==> flow/design.v <==
module packet_detector_controller(
    input clk,
    input rst,
    input start_i,
    input valid_i,
	input detect_o,
    output reg bussy_o,
    output reg [2:0] mode_o,
	output reg check_for_packet_detect_o,
	output reg r_i_to_ALU_a_o,
	output reg i_i_to_ALU_b_o,
	output reg mean_samples_to_ALU_o,
	output reg metrik_samples_to_ALU_R_o,
	output reg metrik_samples_to_ALU_I_o,
	output reg metrik_sum_R_to_ALU_a_o,
	output reg metrik_sum_I_to_ALU_b_o,
	output reg metrik_abs_to_ALU_A_o,
	output reg number_of_shifts_to_ALU_b_o,
	output reg payload_length_counter_to_ALU_a_o,
	output reg one_to_ALU_b_o,
	output reg wren_mean_abs_pow_o,
	output reg wren_mean_sum_o,
	output reg wren_metrik_sum_R_o,
	output reg wren_metrik_sum_I_o,
	output reg wren_metrik_abs_pow_o,
	output reg wren_metrik_shift_o,
	output reg wren_payload_length_counter_o,
	output reg wren_reset_payload_lenght_o
);
localparam SUM_23 		    = 3'd0;
localparam CMPLX_ABS_POW    = 3'd1;
localparam MULT 	        = 3'd2;
localparam SHIFT_RIGHT      = 3'd3;
localparam ALU_IDLE         = 3'd4;
localparam IDLE                    = 4'd0;
localparam MEAN_ABS_POW            = 4'd1;
localparam PAYLOAD_LENGTH_COUNTER  = 4'd2;
localparam MEAN_SUM                = 4'd3;
localparam METRIK_SUM_WITH_MULT_R  = 4'd4;
localparam METRIK_SUM_WITH_MULT_I  = 4'd5;
localparam WB1                     = 4'd6;
localparam METRIK_ABS_POW          = 4'd7;
localparam WB2                     = 4'd8;
localparam METRIK_SHIFT            = 4'd9;
localparam WB3                     = 4'd10;
localparam ENDIT                   = 4'd11;
  reg [3:0] current_state;
  reg [3:0] next_state;
  reg start_r;
  reg valid_r;
  always @(posedge clk) begin
    if(rst) begin
      valid_r       <= 1'b0;
      start_r       <= 1'b0;
      current_state <= IDLE;
    end else begin
      valid_r       <= valid_i;
      start_r       <= start_i;
      current_state <= next_state;
    end
  end
  always @(*) begin
    bussy_o                   = 1'b1;
    mode_o                    = ALU_IDLE;
    next_state                = current_state;
    check_for_packet_detect_o = 1'b0;
    r_i_to_ALU_a_o            = 1'b0;
    i_i_to_ALU_b_o            = 1'b0;
    mean_samples_to_ALU_o     = 1'b0;
    metrik_samples_to_ALU_R_o = 1'b0;
    metrik_samples_to_ALU_I_o = 1'b0;
    metrik_sum_R_to_ALU_a_o   = 1'b0;
    metrik_sum_I_to_ALU_b_o   = 1'b0;
    metrik_abs_to_ALU_A_o     = 1'b0;
    number_of_shifts_to_ALU_b_o = 1'b0;
    payload_length_counter_to_ALU_a_o = 1'b0;
    one_to_ALU_b_o = 1'b0;
    wren_mean_abs_pow_o       = 1'b0;
    wren_mean_sum_o           = 1'b0;
    wren_metrik_sum_R_o       = 1'b0;
    wren_metrik_sum_I_o       = 1'b0;
    wren_metrik_abs_pow_o     = 1'b0;
    wren_metrik_shift_o       = 1'b0;
    wren_payload_length_counter_o = 1'b0;
    wren_reset_payload_lenght_o = 1'b0;
    case(current_state)
      IDLE: begin
        bussy_o = 1'b0;
        if(start_r == 1'b1) begin
          next_state = MEAN_ABS_POW;
        end
      end
      MEAN_ABS_POW: begin
        r_i_to_ALU_a_o = 1'b1;
        i_i_to_ALU_b_o = 1'b1;
        mode_o = CMPLX_ABS_POW;
        next_state = PAYLOAD_LENGTH_COUNTER;
      end
	  PAYLOAD_LENGTH_COUNTER: begin 
		wren_mean_abs_pow_o   = 1'b1;
		payload_length_counter_to_ALU_a_o = 1'b1;
		one_to_ALU_b_o = 1'b1;
		mode_o = SUM_23;
		next_state = MEAN_SUM;
	  end
      MEAN_SUM: begin  
		wren_payload_length_counter_o = 1'b1;  
        mean_samples_to_ALU_o = 1'b1;
        mode_o = SUM_23;
        next_state = METRIK_SUM_WITH_MULT_R;
      end
      METRIK_SUM_WITH_MULT_R: begin
        wren_mean_sum_o              = 1'b1;
        metrik_samples_to_ALU_R_o    = 1'b1;
        mode_o = SUM_23;
        next_state = METRIK_SUM_WITH_MULT_I;
      end
      METRIK_SUM_WITH_MULT_I: begin
        wren_metrik_sum_R_o          = 1'b1;
        metrik_samples_to_ALU_I_o    = 1'b1;
        mode_o = SUM_23;
        next_state = WB1;
      end
      WB1: begin
        wren_metrik_sum_I_o = 1'b1;
        next_state = METRIK_ABS_POW;
      end
      METRIK_ABS_POW: begin
        metrik_sum_R_to_ALU_a_o = 1'b1;
        metrik_sum_I_to_ALU_b_o = 1'b1;
        mode_o = CMPLX_ABS_POW;
        next_state = WB2;
      end
      WB2: begin
        wren_metrik_abs_pow_o = 1'b1;
        next_state = METRIK_SHIFT;
      end
      METRIK_SHIFT: begin
        metrik_abs_to_ALU_A_o      = 1'b1;
        number_of_shifts_to_ALU_b_o= 1'b1;
        mode_o = SHIFT_RIGHT;
        next_state = WB3;
      end
      WB3: begin
        wren_metrik_shift_o = 1'b1;
        next_state = ENDIT;
      end
      ENDIT: begin
        check_for_packet_detect_o = 1'b1;
		if (detect_o)begin
			wren_reset_payload_lenght_o = 1'b1;
		end
        next_state = IDLE;
      end
      default: begin
        next_state = IDLE;
      end
    endcase
  end
endmodule
# From RTL to reports: packet_detector_controller

The steps from the RTL of packet_detector_controller to its reports follow in flow order.
Lines are those of the file above, counted from 1.
Operators: Yosys type, input widths -> output width; for muxes data width and select width s.
Library cell names are shortened.
Not given: -

Top: packet_detector_controller
Clock: clk
Cell library: sky130hd
Corner: tt_025C_1v80

# Word level

Counts by Yosys on the flattened word-level netlist (proc, flatten, opt, wreduce; memories kept). Register bits leave out memories and registers merged into their read ports (data or address). Print and check cells are left out. Cells with the same type and inputs are merged into one.

Equality and inequality tests: 12
Reductions and logical operators: 3
Muxes and demuxes: 17

Operators with widths:

| kind               | count |
| $pmux 4 s11        | 1 |
| $eq 4x3->1 const B | 4 |
| $eq 4x4->1 const B | 4 |
| $mux 1             | 14 |
| $pmux 3 s3         | 1 |
| $eq 4x2->1 const B | 2 |
| $eq 4x1->1 const B | 1 |
| $logic_not 4->1    | 1 |
| $reduce_or 4->1    | 1 |
| $mux 4             | 1 |
| $ne 2x2->1 const B | 1 |
| $reduce_or 2->1    | 1 |

Input bits: 5
Flip-flop bits (word level): 5
Output and inout port bits: 24
Word-level cells: 34

# Logic depth

Longest topological path by Yosys (ltp), each cell counted once; first at word level (registers and memories cut), then after technology mapping (sequential cells cut; the memories' decode and read muxes count).

Depth after elaboration: 3
ABC_AREA: 1
Mapped depth: 3
Gate-level depth less buffers: 3

# After synthesis

Source: synth_stat.txt of the flow (Yosys; design flattened, memories mapped). It holds for the ABC_AREA given above (unset counts as 0); a run with the other value may have another netlist.
Totals and module areas in this step are rounded.

Cells by type:

| cell type | count | area in all (sq um) |
| dfxtp_1   | 13    | 260.25 |
| buf_4     | 8     | 60.058 |
| nor2_1    | 15    | 56.304 |
| inv_1     | 13    | 48.797 |
| nor2_2    | 2     | 12.512 |
| buf_6     | 1     | 11.261 |
| nand2_1   | 3     | 11.261 |
| nand2_2   | 1     | 6.256 |
| o21ai_0   | 1     | 5.005 |
| clkbuf_1  | 1     | 3.754 |

Mapped cells: 58
Sequential area: 260 sq um
Cell area after synthesis: 475 sq um
Buffer cells: 10
Mapped flip-flops: 13

# Worst setup path after synthesis

Source: OpenSTA report_checks on the synthesized netlist (no wires, ideal clock, input and output delay 20% of the period each), path of least setup slack; recovery checks are left aside. Register names are those of the netlist, which keeps one name where synthesis merged equal registers.

Path type: register to output
Start point: register current_state
End point: output port mode_o[2]
Period: 1.21 ns
Output delay: 0.242 ns
Path buffers: 0
Launch time at the first pin: 0.000 ns
Delay of the path: 0.707 ns
Slack: 0.261 ns
Arrival time: 0.707 ns
Driving pins on the path: 4
Required time: 0.968 ns
Synthesis period reached: 0.949 ns

"delay of the path" = arrival - input delay + setup time.
A path that ends at an output port has no setup time.
"driving pins on the path": output pins that drive a net of the path, with the launching flip-flop's if there is one; two outputs of one cell count as two.
"synthesis period reached" = period - worst setup slack (recovery checks aside). The figure is calculated, with input and output delays left at 20% of the set period.
Where an end lacks its bit number, it is one bit of the signal, or one of the new flip-flops if synthesis recoded a state register.
The rows between start and end are the longest chain of elaborated cells between them; the timing report does not say that the signal goes this way. Where chains are equally long, one stands for them.
A line is the first line of the expression or statement that the cell stems from. Yosys adds cells for indexed reads and writes and turns some case tables into memories.

Cells stage by stage: dfxtp_1 nor2_2 nand2_2 nor2_2
Cells in the longest elaborated chain: 3
Elaborated cells between the ends (all ways): 10
RTL lines with such cells: 1
Classes of those cells: 7 x eq/ne; 1 x mux; 2 x reduce/logical

RTL lines, path post-synthesis:

| element            | line | text |
| start: declaration | 47   | `reg [3:0] current_state;` |
| start: assignment  | 55   | `current_state <= IDLE;` |
| start: assignment  | 59   | `current_state <= next_state;` |
| $eq 4x3->1         | 86   | `case(current_state)` |
| $reduce_or 2->1    | -    |  |
| $pmux 3 s3         | 86   |  |
| end: declaration   | 8    | `output reg [2:0] mode_o,` |

# Timing after layout

Path of least setup slack in the final report of flow run 1 (OpenROAD, finished layout, wires in). Where an end is a register, its clock arrival counts in the times.

Path type: register to output
Start point: register current_state
End point: output port mode_o[2]
Path buffers: 1
Period: 1.25 ns
Arrival time: 1.00 ns
Slack: 0.00 ns
Required time: 1.00 ns
Launch time at the first pin: 0.27 ns
Output delay: 0.25 ns
Driving pins on the path: 5

Where an end lacks its bit number, it is one bit of the signal, or one of the new flip-flops if synthesis recoded a state register.
The rows between start and end are the longest chain of elaborated cells between them; the timing report does not say that the signal goes this way. Where chains are equally long, one stands for them.

Cells stage by stage: dfxtp_4 nor2_4 nand2_2 nor2_2 buf_2
Cells in the longest elaborated chain: 3
Elaborated cells between the ends (all ways): 10
RTL lines with such cells: 1
Classes of those cells: 7 x eq/ne; 1 x mux; 2 x reduce/logical

RTL lines, path after layout:

| element            | line | text |
| start: declaration | 47   | `reg [3:0] current_state;` |
| start: assignment  | 55   | `current_state <= IDLE;` |
| start: assignment  | 59   | `current_state <= next_state;` |
| $eq 4x3->1         | 86   | `case(current_state)` |
| $reduce_or 2->1    | -    |  |
| $pmux 3 s3         | 86   |  |
| end: declaration   | 8    | `output reg [2:0] mode_o,` |

Add stored flow runs of packet_detector_controller

packet_detector_controller through Yosys and OpenROAD on sky130hd: 2 stored runs, unordered, with their settings and measured results. The constraints put input and output delay at 20% of the set period each and load the outputs with 0.01 pF.
"period achieved" means the clock period less the worst setup slack. The figure is calculated, with input and output delays left at 20% of the set period.
By "worst setup path time" is meant the share of the clock period that the worst setup path is allowed (20% is reserved at inputs, 20% at outputs), minus its slack. Clock arrival times at its registers enter into it.
"total power of the final layout" is the tool's figure for a default switching activity; nothing was simulated.
Values from the reports are rounded here.

## Flow run 1

==> flow/run.sh <==
#!/bin/bash
# the make line also repeats the synthesis and layout settings of config.mk as NAME=value (left out here)
make -C /OpenROAD-flow-scripts/flow DESIGN_CONFIG=/design/flow/config.mk WORK_HOME=/design/flow/orfs CLKGATE_MAP_FILE= finish
==> flow/config.mk <==
export PLATFORM = sky130hd
export DESIGN_NAME = packet_detector_controller
export DESIGN_NICKNAME = packet_detector_controller
export VERILOG_FILES = /design/flow/design.v
export SDC_FILE = /design/flow/constraint.sdc
export NUM_CORES = 4
export LEC_CHECK = 0
export ABC_AREA = 1
export CAP_MARGIN = 20
export CORE_MARGIN = 3
export CORE_UTILIZATION = 40
export GPL_TIMING_DRIVEN = 0
export HOLD_SLACK_MARGIN = -0.07
export MIN_ROUTING_LAYER = met1
export PLACE_DENSITY = 0.54
export SLEW_MARGIN = 20
==> flow/constraint.sdc <==
create_clock -name core_clock -period 1.25 [get_ports {clk}]
set_input_delay 0.2500 -clock core_clock [delete_from_list [all_inputs] [get_ports {clk}]]
set_output_delay 0.2500 -clock core_clock [all_outputs]
set_load 0.01 [all_outputs]

| result of flow run 1 | value |
|---|---|
| worst setup slack after layout | 0.003 ns |
| die size | 1640 sq um |
| post-route setup TNS | 0.000 ns |
| synthesized cell area | 475 sq um |
| post-route worst hold slack | 0.414 ns |
| worst setup path time | 1.00 ns |
| kind of the worst setup path | register to output |
| total power of the final layout | 0.730 mW |
| standard-cell area after routing | 781 sq um |
| post-route utilization | 76.7% |
| period achieved | 1.247 ns |

## Flow run 2

==> flow/run.sh <==
#!/bin/bash
# the make line also repeats the synthesis and layout settings of config.mk as NAME=value (left out here)
make -C /OpenROAD-flow-scripts/flow DESIGN_CONFIG=/design/flow/config.mk WORK_HOME=/design/flow/orfs CLKGATE_MAP_FILE= finish
==> flow/config.mk <==
export PLATFORM = sky130hd
export DESIGN_NAME = packet_detector_controller
export DESIGN_NICKNAME = packet_detector_controller
export VERILOG_FILES = /design/flow/design.v
export SDC_FILE = /design/flow/constraint.sdc
export NUM_CORES = 4
export LEC_CHECK = 0
export CAP_MARGIN = 10
export CORE_ASPECT_RATIO = 0.65
export CORE_MARGIN = 4
export CORE_UTILIZATION = 67
export CTS_CLUSTER_SIZE = 70
export HOLD_SLACK_MARGIN = 0.14
export PLACE_DENSITY = 0.71
export SETUP_SLACK_MARGIN = -0.19
export SLEW_MARGIN = 5
==> flow/constraint.sdc <==
create_clock -name core_clock -period 2.34 [get_ports {clk}]
set_input_delay 0.4680 -clock core_clock [delete_from_list [all_inputs] [get_ports {clk}]]
set_output_delay 0.4680 -clock core_clock [all_outputs]
set_load 0.01 [all_outputs]

Flow run 2: stopped before the end: floorplanning reported PDN-0185
